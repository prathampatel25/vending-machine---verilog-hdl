==> flow/design.v <==
module VendingMachine(
    input a, b, c, d, nickel_in, dime_in, clock,
    output reg nickel_out, dispense
);
    wire No1, No2, No3, No4;
    wire D1, D2, D3, D4;
    wire [3:0] item_number;
    assign item_number = {d, c, b, a};
    Item_One   IO(.nickel_in(nickel_in), .dime_in(dime_in), .clock(clock), .nickel_out(No1), .dispense(D1));
    Item_Two   ITW(.nickel_in(nickel_in), .dime_in(dime_in), .clock(clock), .nickel_out(No2), .dispense(D2));
    Item_Three ITH(.nickel_in(nickel_in), .dime_in(dime_in), .clock(clock), .nickel_out(No3), .dispense(D3));
    Item_Four  IF(.nickel_in(nickel_in), .dime_in(dime_in), .clock(clock), .nickel_out(No4), .dispense(D4));
    always @(*) begin
        case (item_number)
            4'b0001: begin
                nickel_out = No1;
                dispense = D1;
            end
            4'b0010: begin
                nickel_out = No2;
                dispense = D2;
            end
            4'b0100: begin
                nickel_out = No3;
                dispense = D3;
            end
            4'b1000: begin
                nickel_out = No4;
                dispense = D4;
            end
            default: begin
                nickel_out = 0;   
                dispense = 0;
            end
        endcase
    end
endmodule
module Item_Four(nickel_in, dime_in, clock, nickel_out, dispense);
    input nickel_in, dime_in, clock;
    output reg nickel_out, dispense;
    reg [7:0] current_state, next_state;
    localparam  S0  = 8'b00000001,
                S5  = 8'b00000010,
                S10 = 8'b00000100,
                S15 = 8'b00001000,
                S20 = 8'b00010000,
                S25 = 8'b00100000,
                S30 = 8'b01000000,
                S35 = 8'b10000000;
    always @(posedge clock) begin
        current_state <= next_state;
    end
    always @(*) begin
        next_state = current_state;   
        {nickel_out, dispense} = 2'b00;  
        case (current_state)
            S0: begin
                if (nickel_in) begin
                    next_state = S5;  
                end else if (dime_in) begin
                    next_state = S10;
                end
            end
            S5: begin
                if (nickel_in) begin
                    next_state = S10;
                end else if (dime_in) begin
                    next_state = S15;
                end
            end
            S10: begin
                if (nickel_in) begin
                    next_state = S15;
                end else if (dime_in) begin
                    next_state = S20;
                end
            end
            S15: begin
                if (nickel_in) begin
                    next_state = S20;
                end else if (dime_in) begin
                    next_state = S25;
                    {nickel_out, dispense} = 2'b01;  
                end
            end
            S20: begin
                if (nickel_in) begin
                    next_state = S25;
                    {nickel_out, dispense} = 2'b01;  
                end else if (dime_in) begin
                    next_state = S30;
                    {nickel_out, dispense} = 2'b01;  
                end
            end
            S25: begin
                if (nickel_in) begin
                    next_state = S30;
                    {nickel_out, dispense} = 2'b01;  
                end else if (dime_in) begin
                    next_state = S35;
                    {nickel_out, dispense} = 2'b11;  
                end
            end
            S30: begin
                next_state = S0;
            end
            S35: begin
                next_state = S0;
            end
            default: begin
                next_state = S0;
            end
        endcase
    end
endmodule
module Item_One(nickel_in, dime_in, clock, nickel_out, dispense);
    input nickel_in, dime_in, clock;
    output reg nickel_out, dispense;
    reg [4:0] current_state, next_state;
    localparam  S0  = 5'b00001,
                S5  = 5'b00010,
                S10 = 5'b00100,
                S15 = 5'b01000,
                S20 = 5'b10000;
    always @(posedge clock) begin
        current_state <= next_state;
    end
    always @(*) begin
        case (current_state)
            S0: begin
                if (nickel_in) begin
                    next_state = S5;
                    {nickel_out, dispense} = 2'b00;
                end else if (dime_in) begin
                    next_state = S10;
                    {nickel_out, dispense} = 2'b00;
                end else begin
                    next_state = S0;
                    {nickel_out, dispense} = 2'b00;
                end
            end
            S5: begin
                if (nickel_in) begin
                    next_state = S10;
                    {nickel_out, dispense} = 2'b00;
                end else if (dime_in) begin
                    next_state = S15;
                    {nickel_out, dispense} = 2'b01;
                end else begin
                    next_state = S5;
                    {nickel_out, dispense} = 2'b00;
                end
            end
            S10: begin
                if (nickel_in) begin
                    next_state = S15;
                    {nickel_out, dispense} = 2'b01;
                end else if (dime_in) begin
                    next_state = S20;
                    {nickel_out, dispense} = 2'b11;
                end else begin
                    next_state = S10;
                    {nickel_out, dispense} = 2'b00;
                end
            end
            S15: begin
                next_state = S0;
                {nickel_out, dispense} = 2'b00;
            end
            S20: begin
                next_state = S0;
                {nickel_out, dispense} = 2'b00;
            end
            default: begin
                next_state = S0;
                {nickel_out, dispense} = 2'b00;
            end
        endcase
    end
endmodule
module Item_Three(nickel_in, dime_in, clock, nickel_out, dispense);
    input nickel_in, dime_in, clock;
    output reg nickel_out, dispense;
    reg [6:0] current_state, next_state;
    localparam  S0  = 7'b0000001,
                S5  = 7'b0000010,
                S10 = 7'b0000100,
                S15 = 7'b0001000,
                S20 = 7'b0010000,
                S25 = 7'b0100000,
                S30 = 7'b1000000;
    always @(posedge clock) begin
        current_state <= next_state;
    end
    always @(*) begin
        next_state = current_state;   
        {nickel_out, dispense} = 2'b00;  
        case (current_state)
            S0: begin
                if (nickel_in) begin
                    next_state = S5;  
                end else if (dime_in) begin
                    next_state = S10;
                end
            end
            S5: begin
                if (nickel_in) begin
                    next_state = S10;
                end else if (dime_in) begin
                    next_state = S15;
                end
            end
            S10: begin
                if (nickel_in) begin
                    next_state = S15;
                end else if (dime_in) begin
                    next_state = S20;
                end
            end
            S15: begin
                if (nickel_in) begin
                    next_state = S20;
                end else if (dime_in) begin
                    next_state = S25;
                    {nickel_out, dispense} = 2'b01;  
                end
            end
            S20: begin
                if (nickel_in) begin
                    next_state = S25;
                    {nickel_out, dispense} = 2'b01;  
                end else if (dime_in) begin
                    next_state = S30;
                    {nickel_out, dispense} = 2'b11;  
                end
            end
            S25: begin
                next_state = S0;
            end
            S30: begin
                next_state = S0;
            end
            default: begin
                next_state = S0;
            end
        endcase
    end
endmodule
module Item_Two(nickel_in, dime_in, clock, nickel_out, dispense);
    input nickel_in, dime_in, clock;
    output reg nickel_out, dispense;
    reg [5:0] current_state, next_state;
    localparam  S0  = 6'b000001,
                S5  = 6'b000010,
                S10 = 6'b000100,
                S15 = 6'b001000,
                S20 = 6'b010000,
                S25 = 6'b100000;
    always @(posedge clock) begin
        current_state <= next_state;
    end
    always @(*) begin
        next_state = current_state;   
        {nickel_out, dispense} = 2'b00;  
        case (current_state)
            S0: begin
                if (nickel_in) begin
                    next_state = S5;  
                end else if (dime_in) begin
                    next_state = S10;
                end
            end
            S5: begin
                if (nickel_in) begin
                    next_state = S10;
                end else if (dime_in) begin
                    next_state = S15;
                end
            end
            S10: begin
                if (nickel_in) begin
                    next_state = S15;
                end else if (dime_in) begin
                    next_state = S20;
                    {nickel_out, dispense} = 2'b01;  
                end
            end
            S15: begin
                if (nickel_in) begin
                    next_state = S20;
                    {nickel_out, dispense} = 2'b01;  
                end else if (dime_in) begin
                    next_state = S25;
                    {nickel_out, dispense} = 2'b11;  
                end
            end
            S20: begin
                next_state = S0;
            end
            S25: begin
                next_state = S0;
            end
            default: begin
                next_state = S0;
            end
        endcase
    end
endmodule
# Reports on VendingMachine
# Tool output for the design above, in the order of the flow.
# Lines are those of the file above, counted from 1.
# Operators carry their Yosys type and port widths (W data, S select, Z words).
# Library cell names are shortened.
# Not given: --
# inputs
design	VendingMachine
clock_port	clock
lib	sky130hd
lib_corner	tt_025C_1v80

# Word level
# Counts by Yosys on the flattened word-level netlist (proc, flatten, opt, wreduce; memories kept). Register bits leave out memories and registers merged into their read ports (data or address). Print and check cells are left out.
# bits
regBits	26
input_bits	7
out_inout_bits	2
# op_classes
equal	37
muxes	59
reduce_and_logical	4
# ops
cell	count
$mux W8	12
$mux W7	10
$pmux W8 S6	1
$mux W6	8
$ne A3 B3 Y1 const B	15
$pmux W7 S5	1
$pmux W6 S4	1
$mux W5	4
$pmux W5 S3	1
$mux W1	11
$pmux W1 S2	5
$eq A8 B1 Y1 const B	1
$eq A8 B2 Y1 const B	1
$eq A8 B3 Y1 const B	1
$eq A8 B4 Y1 const B	1
$eq A8 B5 Y1 const B	1
$eq A8 B6 Y1 const B	1
$pmux W1 S4	2
$eq A7 B1 Y1 const B	1
$eq A7 B2 Y1 const B	1
$eq A7 B3 Y1 const B	1
$eq A7 B4 Y1 const B	1
$eq A7 B5 Y1 const B	1
$eq A6 B1 Y1 const B	1
$eq A6 B2 Y1 const B	1
$eq A6 B3 Y1 const B	1
$eq A6 B4 Y1 const B	1
$reduce_and A6 Y1	1
# Not listed: further kinds 13, cells in them 13.

# Logic depth
# Longest topological path by Yosys (ltp), each cell counted once; first at word level (registers and memories cut), then after technology mapping (sequential cells cut; the memories' decode and read muxes count).
# logic_depth
depth_word	4
ABC_AREA	0
ltp_mapped	6

# Synthesis result
# Source: synth_stat.txt of the flow (Yosys; design flattened, memories mapped). It holds for the ABC_AREA given above (unset counts as 0); a run with the other value may have another netlist.
# mapped
mapped_cells	172
yosys_area_um2	1634.1
seqArea_um2	730.7
ffs	26
# by_type
type	count
edfxtp_1	21
dfxtp_1	5
nor2_1	21
a21oi_1	14
nand2b_1	11
nor4b_1	6
nand3b_1	6
nand2_1	11
nor3b_1	5
or3b_1	4
buf_2	6
mux2i_1	3
nor3_1	6
nor2b_1	4
nor4_1	4
nor4_4	1
xor2_1	2
buf_4	2
# Not listed: further types 28, cells in them 40.
# The figures by module come from a second, unflattened synthesis with its own total; it is not the netlist above.
# unflattened
cells_unflattened	177
hier_area_um2	1784.2
# Each row is one instance without its submodules.
# by_module
mod	n_inst	cells	mod_area_um2	mod_seq_area_um2
Item_Four	1	55	545.5	240.2
Item_Three	1	45	493.0	210.2
Item_Two	1	37	401.6	180.2
Item_One	1	30	252.7	100.1
VendingMachine	1	10	91.3	0.0

# Worst setup path after synthesis
# OpenSTA on the mapped netlist: ideal clock, no wires. The path of least setup slack (recovery checks aside). Input and output delay are each 20% of the period. Register names are those of the netlist, which keeps one name where synthesis merged equal registers.
# synth_path
path_kind	input -> output
startpoint	in nickel_in
endpoint	out dispense
period_ps	2380
in_delay_ps	476
arrival_time_ps	1431
slack_ps	473
path_delay_ps	955
driving_pins	5
path_buffers	1
period_less_setup_slack_ps	1907
# "path_delay_ps" is the arrival time less input delay plus setup time.
# At an output port there is no setup time.
# "driving_pins" counts driving pins, that of a launching flip-flop among them; a cell with two outputs on the path counts twice.
# "period_less_setup_slack_ps" is the clock period less the worst setup slack; recovery checks do not enter. This is arithmetic on one report: input and output delays are still those of the set period (20% each).
# The rows between start and end are the longest chain of elaborated cells between them; the timing report does not say that the signal goes this way. Where chains are equally long, one stands for them.
# Each line given opens the expression or statement behind the cell; cells for indexed reads and writes are added by Yosys, which also makes memories of some case tables.
# synth_between
cell_sequence	buf_4 nand2b_1 nor3b_1 nand2_1 o311ai_1
elab_chain_len	3
cone_cells	9
# synth_lines
element	line_no	source
start, declared	2	input a, b, c, d, nickel_in, dime_in, clock,
$mux W1	96	if (nickel_in) begin
$pmux W1 S2	56	case (current_state)
$pmux W1 S4	14	case (item_number)
end, declared	3	output reg nickel_out, dispense

# Timing after layout
# From the final timing report of run 1: the path of least setup slack in the routed layout; clock arrival at registers is part of the times.
# The report prints the path's times to 10 ps; the period is as set.
# layout_path
path_kind	input -> output
startpoint	in nickel_in
endpoint	out dispense
period_ps	2160
in_delay_ps	430
arrival_time_ps	1910
slack_ps	-180
driving_pins	7
path_buffers	3
# The rows between start and end are the longest chain of elaborated cells between them; the timing report does not say that the signal goes this way. Where chains are equally long, one stands for them.
# layout_between
cell_sequence	clkdlybuf4s50_1 buf_4 nor4_4 nand4_1 a31o_1 o311ai_2 buf_2
elab_chain_len	3
cone_cells	9
# layout_lines
element	line_no	source
start, declared	2	input a, b, c, d, nickel_in, dime_in, clock,
$mux W1	96	if (nickel_in) begin
$pmux W1 S2	56	case (current_state)
$pmux W1 S4	14	case (item_number)
end, declared	3	output reg nickel_out, dispense

# Record of 2 stored runs of the RTL-to-layout flow on VendingMachine, platform sky130hd. The runs are unordered. Constraints: input delay and output delay 20% of the set period each, output load 0.01 pF.
# "period_less_ws_ps": clock period set for the run, less the worst setup slack. It is reckoned from that one timing run; input and output delays stay at 20% of the period that was set.
# "worst_path_ps" means the part of the period allowed to the worst setup path (the constraints hold back 20% at inputs and 20% at outputs) less its slack; where the path has registers, the arrival times of their clocks count too.
# "final_power_w" rests on the timing tool's default activity at the inputs, not on a simulated workload.
# "worst_path_ps" is given in steps of 10 ps.
# Among the settings, . means not set for that run.
setting or result,run 1,run 2
period_ns,2.16,3.44
CORE_UTILIZATION,18,71
CAP_MARGIN,20,20
CORE_MARGIN,2,2
SLEW_MARGIN,20,30
PLACE_DENSITY_LB_ADDON,.,0.18
CORE_ASPECT_RATIO,.,0.51
ABC_AREA,.,0
layout_utilization_frac,0.269,0.852
final_power_w,0.003085,0.001544
worstSetupSlack_ps,-179,134
final_die_area_um2,9856.5,2723.2
final_setup_tns_ps,-179,0
period_less_ws_ps,2339,3306
synthArea_um2,1634.1,1634.1
finalCellArea_um2,2357.3,1854.3
ws_hold_ps,483,505
worst_path_ps,1480,1930
critical_path_kind,input -> output,input -> output
